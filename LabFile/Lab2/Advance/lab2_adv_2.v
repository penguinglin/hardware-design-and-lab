==> flow/design.v <==
module lab2_adv_2 (
    input  wire        clk,
    input  wire        rst,                 
    input  wire [8:0]  switch_input,        
    input  wire [1:0]  switch_inputtype,    
    input  wire        valid,               
    output reg  [13:0] out,                 
    output reg         satisfaction         
);
  reg [8:0] clause1;
  reg [8:0] clause2;
  reg [8:0] clause3;
  reg [2:0] assign_reg;  
  reg c1_sat, c2_sat, c3_sat;
  function eval_literal;
    input [2:0] lit;
    input [2:0] a;  
    begin
      case (lit)
        3'b000: eval_literal = a[0];       
        3'b100: eval_literal = ~a[0];      
        3'b001: eval_literal = a[1];       
        3'b101: eval_literal = ~a[1];      
        3'b010: eval_literal = a[2];       
        3'b110: eval_literal = ~a[2];      
        default: eval_literal = 1'b0;
      endcase
    end
  endfunction
  function eval_clause;
    input [8:0] clause;
    input [2:0] a;
    reg l1, l2, l3;
    begin
      l1 = eval_literal(clause[8:6], a);
      l2 = eval_literal(clause[5:3], a);
      l3 = eval_literal(clause[2:0], a);
      eval_clause = l1 | l2 | l3;
    end
  endfunction
  always @(posedge clk or posedge rst) begin
    if (rst == 1) begin
      clause1      <= 9'b0;
      clause2      <= 9'b0;
      clause3      <= 9'b0;
      assign_reg   <= 3'b000;
      out          <= 14'b0;
      satisfaction <= 1'b0;
    end else if (valid == 1) begin
        case (switch_inputtype)
          2'b00: clause1    = switch_input;
          2'b01: clause2    = switch_input;
          2'b10: clause3    = switch_input; 
          2'b11: assign_reg = switch_input[2:0];  
          default: ;
        endcase
        c1_sat = eval_clause(clause1, assign_reg);  
        c2_sat = eval_clause(clause2, assign_reg);  
        c3_sat = eval_clause(clause3, assign_reg);  
        satisfaction = (c1_sat && c2_sat && c3_sat) ? 1'b1 : 1'b0;
        out[13:10] = (c1_sat)? 4'b1111 : 4'b0000;
        out[8:5] = (c2_sat)? 4'b1111 : 4'b0000;
        out[3:0] = (c3_sat)? 4'b1111 : 4'b0000;
    end
end
endmodule
-- From RTL to reports: lab2_adv_2
What the tools print for lab2_adv_2, step after step.
Line numbers count from 1 in the design file above.
Operators carry their Yosys type and port widths (W data, S select, Z words).
The mark -- stands for no value.
- design top: lab2_adv_2
- clock port: clk
- library: sky130hd
- library corner: tt_025C_1v80

-- Word level
Counts by Yosys on the flattened word-level netlist (proc, flatten, opt, wreduce; memories kept). Register bits leave out memories and registers merged into their read ports (data or address). Print and check cells are left out. Cells with the same type and inputs are merged into one.
- register bits: 43
- latch bits at 0
- RAM bits at 0
- noted ROM bits: 0
- word width x clocked read ports at 0
- memories kept: 0
- noted bits of input ports: 14
- noted elaborated cells: 111
- add/sub/neg operators: 0
- multipliers: 0
- divide/modulo/power cells at 0
- noted order comparisons: 0
- eq/ne operators: 48
- shift operators at 0
- noted multiplexer cells: 30
- bitwise gates (word level): 9
- reduce/logical cells at 16
- operators by type and width (cell ; number):
    $eq A3 B3 Y1 const B ; 27
    $pmux W9 S2 ; 3
    $pmux W1 S6 ; 9
    $eq A3 B1 Y1 const B ; 9
    $eq A3 B2 Y1 const B ; 9
    $logic_not A3 Y1 ; 9
    $mux W9 ; 3
    $reduce_or A3 Y1 ; 4
    $mux W4 ; 3
    $mux W1 ; 10
    $or A1 B1 Y1 ; 6
    $pmux W3 S2 ; 1
    $eq A2 B2 Y1 const B ; 2
    $not A1 Y1 ; 3
    $mux W3 ; 1
    $logic_and A1 B1 Y1 ; 2
    $eq A2 B1 Y1 const B ; 1
    $logic_not A2 Y1 ; 1

-- Longest topological paths
Yosys ltp: most cells in a row. Word level: on the elaborated netlist, between registers, memories and ports. Mapped: between sequential cells and ports; inverters and the memories' decode and read muxes count.
- word-level depth at 12
- ABC_AREA: 0
- gate-level depth with buffers: 9

-- After synthesis
Yosys stat after the flow's synthesis: flattened, memories mapped to cells. It holds for the ABC_AREA given above (unset counts as 0); a run with the other value may have another netlist.
Totals and module areas in this step are rounded.
- noted standard cells after synthesis: 261
- mapped area at 2506 um^2
- noted flip-flops: 34
- noted buffer cells: 28
- cell types (type ; number):
    sky130_fd_sc_hd__dfrtp_1 ; 34
    sky130_fd_sc_hd__mux2i_1 ; 34
    sky130_fd_sc_hd__mux2_2 ; 22
    sky130_fd_sc_hd__xnor2_1 ; 16
    sky130_fd_sc_hd__a21oi_1 ; 22
    sky130_fd_sc_hd__buf_4 ; 13
    sky130_fd_sc_hd__xor2_1 ; 9
    sky130_fd_sc_hd__o21ai_0 ; 13
    sky130_fd_sc_hd__nor2_1 ; 15
    sky130_fd_sc_hd__nand2_1 ; 14
    sky130_fd_sc_hd__nor3b_1 ; 6
    sky130_fd_sc_hd__buf_2 ; 7
    sky130_fd_sc_hd__and3_1 ; 4
    sky130_fd_sc_hd__clkbuf_1 ; 6
    sky130_fd_sc_hd__inv_1 ; 6
    sky130_fd_sc_hd__mux2i_4 ; 1
    sky130_fd_sc_hd__nand3b_1 ; 3
    sky130_fd_sc_hd__nor2b_1 ; 3
Other cell types: 26; their cells: 33.

-- Timing after synthesis
Source: OpenSTA report_checks on the synthesized netlist (no wires, ideal clock, input and output delay 20% of the period each), path of least setup slack; recovery checks are left aside. Register names are those of the netlist, which keeps one name where synthesis merged equal registers.
- path type: input to register
- from: in switch_inputtype[1]
- to: reg satisfaction
- period: 1940 ps
- noted input delay: 388 ps
- setup time at 96 ps
- time at the first pin: 388 ps
- noted data arrival time: 1886 ps
- noted data required time: 1844 ps
- setup slack: -41 ps
- delay of the path: 1594 ps
- driving pins on the path at 9
- path buffers: 2
- synthesis period reached: 1981 ps
"delay of the path" is the arrival time less input delay plus setup time.
"driving pins on the path" counts driving pins, that of a launching flip-flop among them; a cell with two outputs on the path counts twice.
"synthesis period reached" is the clock period less the worst setup slack; recovery checks do not enter. This is arithmetic on one report: input and output delays are still those of the set period (20% each).
The rows between start and end are the longest chain of elaborated cells between them; the timing report does not say that the signal goes this way. Where chains are equally long, one stands for them.
A line is the first line of the expression or statement that the cell stems from. Yosys adds cells for indexed reads and writes and turns some case tables into memories.
- path through: sky130_fd_sc_hd__buf_4 -> sky130_fd_sc_hd__nor2b_1 -> sky130_fd_sc_hd__buf_4 -> sky130_fd_sc_hd__mux2i_1 -> sky130_fd_sc_hd__mux2i_1 -> sky130_fd_sc_hd__xnor2_1 -> sky130_fd_sc_hd__a22oi_1 -> sky130_fd_sc_hd__and4_1 -> sky130_fd_sc_hd__o32ai_2
- noted length of the longest elaborated chain: 12
- elaborated cells on any way between the ends at 100
- noted source lines of those cells: 8
- classes of those cells: eq/ne (48); mux (27); logic (9); reduce/logical (16)
- ends and longest elaborated chain, after synthesis (what ; line ; RTL):
    start, declared ; 5 ; input  wire [1:0]  switch_inputtype,
    $eq A2 B2 Y1 ; 50 ; case (switch_inputtype)
    $reduce_or A3 Y1 ; -- ;
    $pmux W3 S2 ; 50 ;
    $mux W3 ; 49 ; end else if (valid == 1) begin
    $not A1 Y1 ; 25 ;
    $pmux W1 S6 ; 19 ; case (lit)
    $mux W1 ; 49 ;
    $or A1 B1 Y1 x2 ; 38 ;
    $logic_and A1 B1 Y1 x2 ; 60 ; satisfaction = (c1_sat && c2_sat && c3_sat) ? 1'b1 : 1'b0;
    $mux W1 ; 60 ;
    end, assigned ; 48 ; satisfaction <= 1'b0;
    end, assigned ; 60 ;
    end, declared ; 8 ; output reg         satisfaction

-- Worst path after layout
From the final timing report of job 1: the path of least setup slack in the routed layout; clock arrival at registers is part of the times.
The report prints the path's times to 10 ps; the period is as set.
- path type: input to register
- from: in switch_input[0]
- to: reg satisfaction
- period: 2430 ps
- noted input delay: 490 ps
- setup time at 90 ps
- time at the first pin: 490 ps
- noted data arrival time: 2460 ps
- noted data required time: 2620 ps
- setup slack: 160 ps
- driving pins on the path at 8
- path buffers: 2
The rows between start and end are the longest chain of elaborated cells between them; the timing report does not say that the signal goes this way. Where chains are equally long, one stands for them.
- path through: sky130_fd_sc_hd__clkdlybuf4s50_1 -> sky130_fd_sc_hd__buf_4 -> sky130_fd_sc_hd__mux2i_1 -> sky130_fd_sc_hd__mux2i_1 -> sky130_fd_sc_hd__xnor2_1 -> sky130_fd_sc_hd__a22oi_1 -> sky130_fd_sc_hd__and4_1 -> sky130_fd_sc_hd__o32ai_2
- noted length of the longest elaborated chain: 10
- elaborated cells on any way between the ends at 54
- noted source lines of those cells: 6
- classes of those cells: eq/ne (15); mux (27); logic (7); reduce/logical (5)
- ends and longest elaborated chain, post-layout (what ; line ; RTL):
    start, declared ; 4 ; input  wire [8:0]  switch_input,
    $pmux W3 S2 ; 50 ; case (switch_inputtype)
    $mux W3 ; 49 ; end else if (valid == 1) begin
    $not A1 Y1 ; 21 ;
    $pmux W1 S6 ; 19 ; case (lit)
    $mux W1 ; 49 ;
    $or A1 B1 Y1 x2 ; 38 ;
    $logic_and A1 B1 Y1 x2 ; 60 ; satisfaction = (c1_sat && c2_sat && c3_sat) ? 1'b1 : 1'b0;
    $mux W1 ; 60 ;
    end, assigned ; 48 ; satisfaction <= 1'b0;
    end, assigned ; 60 ;
    end, declared ; 8 ; output reg         satisfaction

Lab notebook: lab2_adv_2

Below are 2 stored runs of the flow (Yosys, OpenROAD; platform sky130hd) on lab2_adv_2, each with its settings and what was measured, unordered. Constraints: input delay and output delay 20% of the set period each, output load 0.01 pF.
By "period reached" is meant the clock period of the run minus its worst setup slack. This is arithmetic on one report: input and output delays are still those of the set period (20% each).
"worst setup path time": the worst setup path's part of the clock period (all of it between registers, 20% less for each end at a port) less its slack. A launch clock that arrives late makes it longer, a capture clock that arrives late makes it shorter.
"power consumption" rests on the timing tool's default activity at the inputs, not on a simulated workload.
"worst setup path time" is given in steps of 10 ps.
The results are shown rounded.

Job 1

==> flow/run.sh <==
#!/bin/bash
# the make line also repeats the synthesis and layout settings of config.mk as NAME=value (left out here)
make -C /OpenROAD-flow-scripts/flow DESIGN_CONFIG=/design/flow/config.mk WORK_HOME=/design/flow/orfs CLKGATE_MAP_FILE= finish
==> flow/config.mk <==
export PLATFORM = sky130hd
export DESIGN_NAME = lab2_adv_2
export DESIGN_NICKNAME = lab2_adv_2
export VERILOG_FILES = /design/flow/design.v
export SDC_FILE = /design/flow/constraint.sdc
export NUM_CORES = 4
export LEC_CHECK = 0
export CAP_MARGIN = 20
export CORE_MARGIN = 2
export CORE_UTILIZATION = 40
export SLEW_MARGIN = 20
==> flow/constraint.sdc <==
create_clock -name core_clock -period 2.43 [get_ports {clk}]
set_input_delay 0.4860 -clock core_clock [delete_from_list [all_inputs] [get_ports {clk}]]
set_output_delay 0.4860 -clock core_clock [all_outputs]
set_load 0.01 [all_outputs]

Measured in job 1:
- mapped cell area after synthesis: 2506 um^2
- noted the die footprint: 6915 um^2
- noted the standard-cell area after layout: 3157 um^2
- post-route utilization: 52.7 %
- setup slack of the critical path: 159 ps
- noted the post-route setup TNS: 0 ps
- worst-case hold slack at 527 ps
- noted the power consumption: 2138 uW
- noted the period reached: 2271 ps
- noted the worst setup path time: 1780 ps
- kind of the worst setup path: input to register

Job 2

==> flow/run.sh <==
#!/bin/bash
# the make line also repeats the synthesis and layout settings of config.mk as NAME=value (left out here)
make -C /OpenROAD-flow-scripts/flow DESIGN_CONFIG=/design/flow/config.mk WORK_HOME=/design/flow/orfs CLKGATE_MAP_FILE= finish
==> flow/config.mk <==
export PLATFORM = sky130hd
export DESIGN_NAME = lab2_adv_2
export DESIGN_NICKNAME = lab2_adv_2
export VERILOG_FILES = /design/flow/design.v
export SDC_FILE = /design/flow/constraint.sdc
export NUM_CORES = 4
export LEC_CHECK = 0
export CAP_MARGIN = 20
export CORE_ASPECT_RATIO = 1.14
export CORE_MARGIN = 3
export CORE_UTILIZATION = 18
export CTS_CLUSTER_SIZE = 45
export GPL_ROUTABILITY_DRIVEN = 1
export MAX_ROUTING_LAYER = met5
export PLACE_DENSITY_LB_ADDON = 0.22
export SETUP_SLACK_MARGIN = 0.27
export SLEW_MARGIN = 20
export TNS_END_PERCENT = 95
==> flow/constraint.sdc <==
create_clock -name core_clock -period 2.74 [get_ports {clk}]
set_input_delay 0.5480 -clock core_clock [delete_from_list [all_inputs] [get_ports {clk}]]
set_output_delay 0.5480 -clock core_clock [all_outputs]
set_load 0.01 [all_outputs]

Measured in job 2:
- mapped cell area after synthesis: 2506 um^2
- noted the die footprint: 15380 um^2
- noted the standard-cell area after layout: 3329 um^2
- post-route utilization: 24.7 %
- setup slack of the critical path: 437 ps
- noted the post-route setup TNS: 0 ps
- worst-case hold slack at 519 ps
- noted the power consumption: 2093 uW
- noted the period reached: 2303 ps
- noted the worst setup path time: 1760 ps
- kind of the worst setup path: input to register
