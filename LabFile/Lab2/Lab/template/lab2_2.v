==> flow/design.v <==
module lab2_2 (
    input  wire        clk,
    input  wire        rst,        
    input  wire        impulse,    
    input  wire signed [7:0] A,
    input  wire signed [7:0] B,
    output reg  signed [15:0] OUT1,
    output reg  signed [7:0]  OUT2
);
    reg signed [7:0]storeAB;
    reg signed [7:0] buf1;
    always @(posedge clk) begin
        if(rst || impulse == 0) begin 
            storeAB <= 0;
            OUT1 <= 16'b0;
            OUT2 <= 8'b0;
        end
        else if (impulse == 1)begin
            if(A*B >= 0) begin
                storeAB <= (A*B) % 128;
            end
            else begin
                storeAB <= (-(A*B)) % 128;
            end
            OUT1 <= {A, B};
        end
        OUT2 <= buf1;
        buf1 <= storeAB;
    end
endmodule
From RTL to reports: lab2_2
Tool output for the design above, in the order of the flow.
Line numbers count from 1 in the design file above.
Operators carry their Yosys type and port widths (W data, S select, Z words).
Library cell names are shortened.
A cell with -- has no value.
- top: lab2_2
- clock input: clk
- cell library: sky130hd
- corner: tt_025C_1v80

Elaborated design
Yosys after proc, flatten, opt, wreduce and memory -nomap, before mapping. Enables and synchronous resets that opt folds into registers are not counted as muxes. Memory bits, and registers merged into a memory's read port (data or address), are not among the register bits. Print and check cells are not counted. Equal cells are merged and count once.
- memory bits (writable): 0
- noted register bits after elaboration: 40
- noted memory cells: 0
- noted bits of input ports: 19
- noted bits in read-only memories: 0
- noted clocked read ports x word width: 0
- bits in latches: 0
- elaborated cells at 14
- equality and inequality tests: 0
- noted order comparisons: 1
- noted multiplexer cells: 1
- multipliers: 1
- div/mod/pow operators: 0
- noted $add $sub $neg: 1
- shift-type cells at 0
- bitwise logic cells: 3
- reductions and logical operators at 3
- operators by type and width (operator ; number):
    $mul A8 B8 Y16 ; 1
    $neg A16 Y32 ; 1
    $ge A16 B1 Y1 const B ; 1
    $reduce_or A7 Y1 ; 2
    $mux W8 ; 1
    $and A1 B1 Y1 ; 2
    $logic_or A1 B1 Y1 ; 1
    $not A1 Y1 ; 1

Logic depth
Longest topological path by Yosys (ltp), each cell counted once; first at word level (registers and memories cut), then after technology mapping (sequential cells cut; the memories' decode and read muxes count).
- noted depth after elaboration: 5
- noted ABC_AREA: 0
- noted gate-level depth with buffers: 17
- noted depth with buffers taken out: 17

Synthesis result
Source: synth_stat.txt of the flow (Yosys; design flattened, memories mapped). It holds for the ABC_AREA given above (unset counts as 0); a run with the other value may have another netlist.
- cells by type (cell type ; number ; area in all (um2)):
    fa_1 ; 55 ; 1.1E+03
    dfxtp_1 ; 40 ; 800.768
    ha_1 ; 30 ; 375.36
    and2_1 ; 57 ; 356.592
    inv_1 ; 89 ; 334.07
    xnor2_1 ; 9 ; 78.826
    nand2_1 ; 16 ; 60.058
    a21oi_1 ; 7 ; 35.034
    o21ai_0 ; 6 ; 30.029
    nor2_1 ; 6 ; 22.522
    nor3b_1 ; 3 ; 22.522
    nand2b_1 ; 3 ; 18.768
    nor3_1 ; 3 ; 15.014
    o21a_1 ; 2 ; 15.014
    nor2b_1 ; 2 ; 12.512
    or3_1 ; 2 ; 12.512
    clkbuf_1 ; 3 ; 11.261
    nor4bb_1 ; 1 ; 10.01
Not listed: further types 11, cells in them 11.
- buffers at 3
- noted mapped flip-flops: 40
- cell area after synthesis: 0.003392 mm2
- cells in the netlist: 345

Path before layout
OpenSTA on the mapped netlist: ideal clock, no wires. The path of least setup slack (recovery checks aside). Input and output delay are each 20% of the period. Register names are those of the netlist, which keeps one name where synthesis merged equal registers.
- path type: in2reg
- from: input B[3]
- to: register storeAB[4]
- delay of the path: 4.193 ns
- noted slack: 1.775 ns
- clock period: 7.46 ns
- driving pins on the path: 16
- data arrival time: 5.615 ns
- period reached after synthesis: 5.685 ns
"delay of the path" is the arrival time less input delay plus setup time.
"driving pins on the path" counts driving pins, that of a launching flip-flop among them; a cell with two outputs on the path counts twice.
"period reached after synthesis" is the clock period less the worst setup slack; recovery checks do not enter. This is arithmetic on one report: input and output delays are still those of the set period (20% each).
Between the ends stands the longest chain of elaborated cells between them, by number of cells; it is not shown to be the way that was timed. Of several equally long chains one is given.
A line is the first line of the expression or statement that the cell stems from. Yosys adds cells for indexed reads and writes and turns some case tables into memories.
At most two assigning lines are given for a register; there are more.
- path through: and2_1 fa_1 inv_1 fa_1 inv_1 fa_1 inv_1 fa_1 inv_1 ha_1 and4_1 o211ai_1 o221ai_1 xnor2_1 or3_1 a21oi_1
- length of the longest elaborated chain at 3
- elaborated cells between the ends (all ways) at 4
- ends and longest elaborated chain, post-synthesis (item ; RTL line ; RTL):
    start: declaration ; 6 ; input  wire signed [7:0] B,
    $mul A8 B8 Y16 ; 23 ; storeAB <= (-(A*B)) % 128;
    $neg A16 Y32 ; 23 ;
    $mux W8 ; 19 ; if(A*B >= 0) begin
    end: assignment ; 20 ; storeAB <= (A*B) % 128;
    end: assignment ; 23 ;
    end: declaration ; 10 ; reg signed [7:0]storeAB;

Path in the finished layout
Path of least setup slack in the final report of entry A (OpenROAD, finished layout, wires in). Where an end is a register, its clock arrival counts in the times.
- path type: in2reg
- from: input A[0]
- to: register storeAB[2]
- data arrival time: 5.28 ns
- clock period: 5.56 ns
- noted slack: 0.50 ns
- driving pins on the path: 16
Between the ends stands the longest chain of elaborated cells between them, by number of cells; it is not shown to be the way that was timed. Of several equally long chains one is given.
At most two assigning lines are given for a register; there are more.
- path through: dlygate4sd2_1 nand2b_4 fa_1 fa_1 inv_1 fa_1 inv_2 fa_2 inv_2 ha_4 o21ai_2 o21a_1 o221ai_4 xnor2_4 or3_4 a21oi_2
- length of the longest elaborated chain at 3
- elaborated cells between the ends (all ways) at 4
- ends and longest elaborated chain, after layout (item ; RTL line ; RTL):
    start: declaration ; 5 ; input  wire signed [7:0] A,
    $mul A8 B8 Y16 ; 23 ; storeAB <= (-(A*B)) % 128;
    $neg A16 Y32 ; 23 ;
    $mux W8 ; 19 ; if(A*B >= 0) begin
    end: assignment ; 20 ; storeAB <= (A*B) % 128;
    end: assignment ; 23 ;
    end: declaration ; 10 ; reg signed [7:0]storeAB;

Top module lab2_2; platform sky130hd; tools Yosys and OpenROAD; 2 stored runs in no particular order. Input and output delays are each 20% of the period that was set; the output load is 0.01 pF.
"clock period achieved" = clock period - worst setup slack. The figure is calculated, with input and output delays left at 20% of the set period.
"worst setup path time": the worst setup path's part of the clock period (all of it between registers, 20% less for each end at a port) less its slack. A launch clock that arrives late makes it longer, a capture clock that arrives late makes it shorter.
"total power of the final layout": no workload was simulated; the value follows from the tool's default switching activity.

Entry A
Settings were period_ns = 5.56; CORE_UTILIZATION = 56; SETUP_SLACK_MARGIN = 1.61; PLACE_DENSITY_LB_ADDON = 0.26; CORE_MARGIN = 5; CELL_PAD_IN_SITES_DETAIL_PLACEMENT = 0; TNS_END_PERCENT = 100; GPL_TIMING_DRIVEN = 1; CAP_MARGIN = 20; MIN_ROUTING_LAYER = met2; MAX_ROUTING_LAYER = met5; SLEW_MARGIN = 20
- noted the area of the synthesized netlist: 0.003392 mm2
- noted the clock period achieved: 5.062 ns
- utilization after routing at 77.3 %
- full die area at 0.0077132 mm2
- total power of the final layout at 1.951 mW
- noted the worst slack on setup checks: 0.498 ns
- standard-cell area after layout: 0.0045756 mm2
- worst hold slack in the final report at 0.329 ns
- noted the setup total negative slack: 0.000 ns
- worst setup path time: 3.95 ns
- critical path kind: in2reg

Entry B
Settings were period_ns = 4.64; CAP_MARGIN = 20; CORE_MARGIN = 2; CORE_UTILIZATION = 40; SLEW_MARGIN = 20
- noted the area of the synthesized netlist: 0.003392 mm2
- noted the clock period achieved: 4.761 ns
- utilization after routing at 56.0 %
- full die area at 0.0092323 mm2
- total power of the final layout at 2.207 mW
- noted the worst slack on setup checks: -0.121 ns
- standard-cell area after layout: 0.0046032 mm2
- worst hold slack in the final report at 0.328 ns
- noted the setup total negative slack: -0.347 ns
- worst setup path time: 3.83 ns
- critical path kind: in2reg
